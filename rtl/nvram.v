==> flow/design.v <==
module nvram
#(
	parameter DUMPWIDTH=8,								 
	parameter CONFIGINDEX=3,								 
	parameter DUMPINDEX=4,								 
	parameter PAUSEPAD=4								 
)
(
	input										clk,
	input										paused,			 
	input										reset,
	input										autosave,		 
	input										ioctl_upload,
	output reg								ioctl_upload_req,
	input										ioctl_download,
	input										ioctl_wr,
	input		[24:0]						ioctl_addr,
	input		[7:0]							ioctl_index,
	output	[7:0]							ioctl_din,
	input		[7:0]							ioctl_dout,
	input										OSD_STATUS,
	output	[DUMPWIDTH-1:0]			nvram_address,
	input		[7:0]							nvram_data_out,
	output	reg							pause_cpu			 
);
wire				downloading_config;				 
reg				downloaded_config = 1'b0;		 
wire				downloading_dump;					 
reg				downloaded_dump = 1'b0;			 
wire				uploading_dump;					 
reg				extracting_dump = 1'b0;			 
assign downloading_config = ioctl_download && (ioctl_index==CONFIGINDEX);
assign downloading_dump = ioctl_download && (ioctl_index==DUMPINDEX);
assign uploading_dump = ioctl_upload && (ioctl_index==DUMPINDEX);
localparam SM_STATEWIDTH	 = 3;				 
localparam SM_IDLE	 = 0;
localparam SM_TIMER			 = 1;
localparam SM_EXTRACTINIT		 = 2;
localparam SM_EXTRACTREADY	 = 3;
localparam SM_EXTRACTNEXT	 = 4;
localparam SM_EXTRACTSAVE = 5;
localparam SM_EXTRACTCOMPLETE = 6;
reg	[(SM_STATEWIDTH-1):0]		state = SM_IDLE;			 
reg	[(SM_STATEWIDTH-1):0]		next_state = SM_IDLE;		 
reg	[31:0]							wait_timer;								 
reg										last_reset = 1'b0;		 
reg										last_OSD_STATUS;			 
reg	[7:0]								last_ioctl_index;			 
reg										last_ioctl_download = 0; 
reg	[DUMPWIDTH-1:0]				buffer_addr;
reg	[DUMPWIDTH-1:0]				buffer_length;
wire  [7:0]								buffer_data_in;
reg										buffer_write = 1'b0;
assign nvram_address = buffer_addr;
reg	[DUMPWIDTH-1:0]				compare_length = 1'b0;
reg										compare_nonzero = 1'b1;	 
reg										compare_changed = 1'b1;	 
wire [7:0] 								check_mask_out  ;
wire 										check_mask = check_mask_out[2:0]  ;
spram_hs #(.aWidth(DUMPWIDTH-3),.dWidth(1))
mask_ram (
	.clk(clk),
	.addr(downloading_config ? ioctl_addr[DUMPWIDTH-1:3] : buffer_addr[DUMPWIDTH-1:3]),
	.we(downloading_config && ioctl_wr),
	.d(ioctl_dout[ioctl_addr[2:0]]),
	.q(check_mask_out)
);
spram_hs #(.aWidth(DUMPWIDTH),.dWidth(8))
nvram_buffer (
	.clk(clk),
	.addr((downloading_dump || uploading_dump) ? ioctl_addr[DUMPWIDTH-1:0] : buffer_addr),
	.we(downloading_dump ? ioctl_wr : buffer_write),
	.d(downloading_dump ? ioctl_dout : nvram_data_out),
	.q(ioctl_din)
);
always @(posedge clk)
begin
	if ((last_ioctl_download != ioctl_download) && (ioctl_download == 1'b0))
	begin
		if (last_ioctl_index==CONFIGINDEX) downloaded_config <= 1'b1;
		if (last_ioctl_index==DUMPINDEX) downloaded_dump <= 1'b1;
	end
	last_ioctl_download <= ioctl_download;
	last_ioctl_index <= ioctl_index;
	last_OSD_STATUS <= OSD_STATUS;
	last_reset <= reset;
	if (last_reset == 1'b1 && reset == 1'b0)
	begin
		next_state <= SM_IDLE;
		state <= SM_IDLE;
		extracting_dump <= 1'b0;
		buffer_length <= (2**DUMPWIDTH) - 1'b1;
	end
	else
	begin
		if(last_OSD_STATUS==1'b0 && OSD_STATUS==1'b1 && extracting_dump==1'b0 && uploading_dump==1'b0)
		begin
			extracting_dump <= 1'b1;
			state <= SM_EXTRACTINIT;
		end
		if (extracting_dump == 1'b1)
		begin
			case (state)
				SM_EXTRACTINIT:  
					begin
						buffer_addr <= 1'b0;
						buffer_write <= 1'b0;
						compare_nonzero <= 1'b0;
						compare_changed <= 1'b0;
						compare_length <= 1'b0;
						pause_cpu <= 1'b1;
						state <= SM_TIMER;
						next_state <= SM_EXTRACTREADY;
						wait_timer <= PAUSEPAD;
						ioctl_upload_req <= 1'b0;
					end
				SM_EXTRACTREADY:
					begin
						buffer_write <= 1'b1;
						compare_length <= compare_length + 1'b1;
						state <= SM_EXTRACTNEXT;
					end
				SM_EXTRACTNEXT:
					begin
						if ((nvram_data_out != ioctl_din) && (downloaded_config == 1'b0 || check_mask == 1'b1))  
						begin
							compare_changed <= 1'b1;  
						end
						if (nvram_data_out != 8'b0)
						begin
							compare_nonzero <= 1'b1;  
						end
						buffer_write <= 1'b0;
						buffer_addr <= buffer_addr + 1'b1;
						if (compare_length == buffer_length)
						begin
							state <= SM_TIMER;
							next_state <= SM_EXTRACTSAVE;
							wait_timer <= PAUSEPAD;
						end
						else
						begin
							state <= SM_TIMER;
							next_state <= SM_EXTRACTREADY;
							wait_timer <= 1'b0;
						end
					end
				SM_EXTRACTSAVE:
					begin
						if (compare_changed == 1'b1 && compare_nonzero == 1'b1 && autosave == 1'b1)
						begin
							ioctl_upload_req <= 1'b1;
						end
						pause_cpu <= 1'b0;
						state <= SM_TIMER;
						next_state <= SM_EXTRACTCOMPLETE;
						wait_timer <= 4'd4;
					end
				SM_EXTRACTCOMPLETE:
					begin
						extracting_dump <= 1'b0;
						ioctl_upload_req <= 1'b0;
						state <= SM_IDLE;
					end
			endcase
		end
		if(state == SM_TIMER)  
		begin
			if (paused == 1'b0 || pause_cpu == 1'b1)
			begin
				if (wait_timer > 1'b0)
					wait_timer <= wait_timer - 1'b1;
				else
					state <= next_state;
			end
		end
	end
end
endmodule
module spram_hs #(
	parameter dWidth=8,
	parameter aWidth=8
)(
	input								clk,
	input			[aWidth-1:0]	addr,
	input			[dWidth-1:0]	d,
	input								we,
	output reg	[dWidth-1:0]	q
);
reg [dWidth-1:0] ram [2**aWidth-1:0];
always @(posedge clk) begin
	if (we) ram[addr] <= d;
	q <= ram[addr];
end
endmodule
# --- Step by step through the tools: nvram ---
# The steps from the RTL of nvram to its reports follow in flow order.
# Lines are those of the file above, counted from 1.
# Library cell names are shortened.
inputs:
  design: "nvram"
  clock_port: "clk"
  lib: "sky130hd"
  corner: "tt_025C_1v80"

# --- Word-level counts ---
# Counts by Yosys on the flattened word-level netlist (proc, flatten, opt, wreduce; memories kept). Register bits leave out memories and registers merged into their read ports (data or address). Print and check cells are left out.
# Memory sizes are those after Yosys's memory passes, which may raise the word count (mostly to a power of two), join words into wider ones and drop unused or constant bits.
classes:
  n_mux: 37
  addsub: 3
  n_reduce_logical: 35
  n_logic: 8
  shift: 1
  eq_ne: 15
  n_cmp: 1
ops:
  columns: ["cell", "count"]
  rows:
  - ["two-way mux 32 bit", 4]
  - ["parallel mux 32 bit (select 2 bit)", 1]
  - ["subtractor 32 x 1 -> 32 bit with constant B", 1]
  - ["> comparator 32 x 1 -> 1 bit with constant B", 1]
  - ["parallel mux 8 bit (select 2 bit)", 2]
  - ["two-way mux 8 bit", 4]
  - ["two-way mux 3 bit", 7]
  - ["parallel mux 3 bit (select 3 bit)", 2]
  - ["adder 8 x 1 -> 8 bit with constant B", 2]
  - ["== test 8 x 2 -> 1 bit with constant B", 2]
  - ["logical AND 1 bit", 12]
  - ["AND reduction 3 bit", 4]
  - ["AND reduction 4 bit", 3]
  - ["nonzero test 2 bit", 5]
  - ["two-way mux 1 bit", 10]
  - ["two-way mux 5 bit", 2]
  - ["parallel mux 1 bit (select 2 bit)", 5]
  - ["== test 3 bit with constant B", 3]
  - ["NOT 1 bit", 8]
  - ["== test 8 x 3 -> 1 bit with constant B", 1]
  - ["indexed select 8 x 3 -> 1 bit", 1]
  - ["!= test 8 bit", 1]
  - ["== test 8 bit with constant B", 1]
  - ["nonzero test 8 bit", 1]
  - ["!= test 2 bit with constant B", 3]
  - ["OR reduction 2 bit", 3]
  - ["== test 3 x 2 -> 1 bit with constant B", 2]
  - ["AND reduction 2 bit", 2]
# Not listed: further kinds 5, cells in them 7.
bits:
  clocked_rd_ports_x_width: 9
  ff_bits: 72
  mem_bits_rw: 2080
  memories: 2
  in_bits: 57
  out_inout_bits: 18
mem_list:
  columns: ["name", "words", "width", "read_ports", "wr", "line_no", "source"]
  rows:
  - ["nvram_buffer.ram", 256, 8, 1, 1, 190, "reg [dWidth-1:0] ram [2**aWidth-1:0];"]
  - ["mask_ram.ram", 32, 1, 1, 1, 190, null]

# --- Depth ---
# Depth = most cells in a row (Yosys ltp): at word level without a register or memory, in the mapped netlist without a sequential cell, where the memories' decode and read muxes count.
depth:
  word_depth: 10
  abc_area: 0
  mapped_depth: 18

# --- Mapped cells and area ---
# The flow's flattened synthesis, as Yosys stat reports it; memories are mapped. The netlist is that of the ABC_AREA named above (0 if unset); the other value can give another one.
# Totals and module areas in this step are rounded.
types:
  columns: ["cell_type", "count"]
  rows:
  - ["edfxtp_1", 2134]
  - ["nand2_1", 1393]
  - ["a21oi_1", 399]
  - ["and3_1", 237]
  - ["a211oi_1", 180]
  - ["nor2_1", 343]
  - ["mux2i_1", 128]
  - ["a31oi_1", 172]
  - ["clkbuf_1", 251]
  - ["a32o_1", 77]
  - ["nand3_1", 143]
  - ["buf_2", 114]
  - ["a221o_1", 56]
  - ["dfxtp_1", 27]
  - ["a311oi_1", 48]
  - ["a221oi_1", 39]
  - ["a32oi_1", 38]
  - ["or4_1", 44]
# Other cell types: 54; their cells: 462.
mapped:
  mapped_cells: 6285
  buf_cells: 432
  seqArea_um2: 64600
  synth_area_um2: 86500
  ffs: 2161
# The figures by module come from a second, unflattened synthesis with its own total; it is not the netlist above.
unflattened:
  cells_unflattened: 4033
  area_unflattened_um2: 84100
# Each row is one instance without its submodules.
by_module:
  columns: ["mod", "mod_seq_area_um2", "cells", "instances", "area_um2"]
  rows:
  - ["spram_hs", 61700, 3547, 1, 78500]
  - ["nvram", 1980, 376, 1, 4070]
  - ["spram_hs", 981, 110, 1, 1500]

# --- Timing after synthesis ---
# Path of least setup slack by OpenSTA after synthesis, without wires, with an ideal clock, recovery checks aside; 20% of the period is set as input and as output delay. Where synthesis merged equal registers, the netlist keeps one of their names.
synth_timing:
  path_type: "input -> register"
  from: "input ioctl_index[0]"
  to: "memory nvram_buffer.ram[220][0]"
  arrival_ns: 5.221
  path_slack_ns: 2.299
  driving_pins: 12
  delay_ns: 4.013
  in_delay_ns: 1.578
  tclk_ns: 7.89
  setup_ns: 0.370
  path_buffers: 7
  period_less_setup_slack_ns: 5.591
# "delay_ns" is the arrival time less input delay plus setup time.
# "driving_pins" counts driving pins, that of a launching flip-flop among them; a cell with two outputs on the path counts twice.
# "period_less_setup_slack_ns" is the clock period less the worst setup slack; recovery checks do not enter. This is arithmetic on one report: input and output delays are still those of the set period (20% each).
# The rows between start and end are the longest chain of elaborated cells between them; the timing report does not say that the signal goes this way. Where chains are equally long, one stands for them.
# A line is the first line of the expression or statement that the cell stems from. Yosys adds cells for indexed reads and writes and turns some case tables into memories.
# The path ends at the enable pin of a flip-flop; only ways to that pin are counted.
synth_via:
  cell_sequence: "or4b_1 buf_2 nor3_4 buf_2 mux2i_1 clkbuf_1 clkbuf_1 clkbuf_1 clkbuf_1 nand3_1 clkbuf_1 nor2_1"
  elab_chain_cells: 5
synth_lines:
  columns: ["element", "line_no", "source"]
  rows:
  - ["from (decl)", 18, "input [7:0] ioctl_index,"]
  - ["== test 8 x 3 -> 1 bit", 33, "assign downloading_dump = ioctl_download && (ioctl_index==DUMPINDEX);"]
  - ["logical AND 1 bit", 33, null]
  - ["logical OR 1 bit", 71, ".addr((downloading_dump || uploading_dump) ? ioctl_addr[DUMPWIDTH-1:0] : buffer_addr),"]
  - ["two-way mux 8 bit", 71, null]
  - ["two-way mux 8 bit", 192, "if (we) ram[addr] <= d;"]
  - ["to (decl)", 190, "reg [dWidth-1:0] ram [2**aWidth-1:0];"]

# --- Path in the finished layout ---
# Path of least setup slack in the final report of entry A (OpenROAD, finished layout, wires in). Where an end is a register, its clock arrival counts in the times.
layout_timing:
  path_type: "input -> register"
  from: "input ioctl_index[0]"
  to: "register nvram_buffer.q[7]"
  path_buffers: 7
  arrival_ns: 5.73
  in_delay_ns: 1.14
  setup_ns: 0.13
  tclk_ns: 5.69
  path_slack_ns: 0.69
  driving_pins: 14
# The rows between start and end are the longest chain of elaborated cells between them; the timing report does not say that the signal goes this way. Where chains are equally long, one stands for them.
layout_via:
  cell_sequence: "clkdlybuf4s50_1 or4b_1 buf_4 o31ai_1 buf_4 and2_4 buf_12 buf_12 buf_4 a31oi_1 a2111oi_0 buf_4 a41oi_1 or4_1"
  elab_chain_cells: 4
layout_lines:
  columns: ["element", "line_no", "source"]
  rows:
  - ["from (decl)", 18, "input [7:0] ioctl_index,"]
  - ["== test 8 x 3 -> 1 bit", 33, "assign downloading_dump = ioctl_download && (ioctl_index==DUMPINDEX);"]
  - ["logical AND 1 bit", 33, null]
  - ["logical OR 1 bit", 71, ".addr((downloading_dump || uploading_dump) ? ioctl_addr[DUMPWIDTH-1:0] : buffer_addr),"]
  - ["two-way mux 8 bit", 71, null]
  - ["to (decl)", 188, "output reg [dWidth-1:0] q"]

# Top module nvram; platform sky130hd; tools Yosys and OpenROAD; 2 stored runs in no particular order. Input and output delays are each 20% of the period that was set; the output load is 0.01 pF.
# "clock_period_reached_ns" = clock period - worst setup slack. The figure is calculated, with input and output delays left at 20% of the set period.
# By "worst_setup_path_time_ns" is meant the share of the clock period that the worst setup path is allowed (20% is reserved at inputs, 20% at outputs), minus its slack. Clock arrival times at its registers enter into it.
# "power_w" is the tool's figure for a default switching activity; nothing was simulated.
# Values from the reports are rounded here.
runs:
  - name: "entry A"
    settings:
      period_ns: 5.69
      CORE_UTILIZATION: 21
      CAP_MARGIN: 20
      CORE_MARGIN: 2
      SLEW_MARGIN: 20
    results:
      synthesis_area_um2: 86500
      layout_stdcell_area_um2: 104000
      timing.hold.ws_ns: 0.456
      worstSetupSlack_ns: 0.691
      die_area_um2: 417000
      worst_setup_path_time_ns: 3.86
      worst_setup_path_type: "input -> register"
      finalUtil_frac: 0.255
      power_w: 0.0354
      timing.setup.tns_ns: 0.000
      clock_period_reached_ns: 4.999
  - name: "entry B"
    settings:
      period_ns: 6.42
      CORE_UTILIZATION: 49
      SETUP_SLACK_MARGIN: 1.2
      PLACE_DENSITY_LB_ADDON: 0.21
      CORE_ASPECT_RATIO: 0.63
      CELL_PAD_IN_SITES_DETAIL_PLACEMENT: 2
      TNS_END_PERCENT: 15
      CTS_CLUSTER_SIZE: 46
      MIN_ROUTING_LAYER: "met2"
      MAX_ROUTING_LAYER: "met4"
      CAP_MARGIN: 20
      CORE_MARGIN: 2
      SLEW_MARGIN: 20
    outcome: "incomplete, routing halted on GRT-0116"
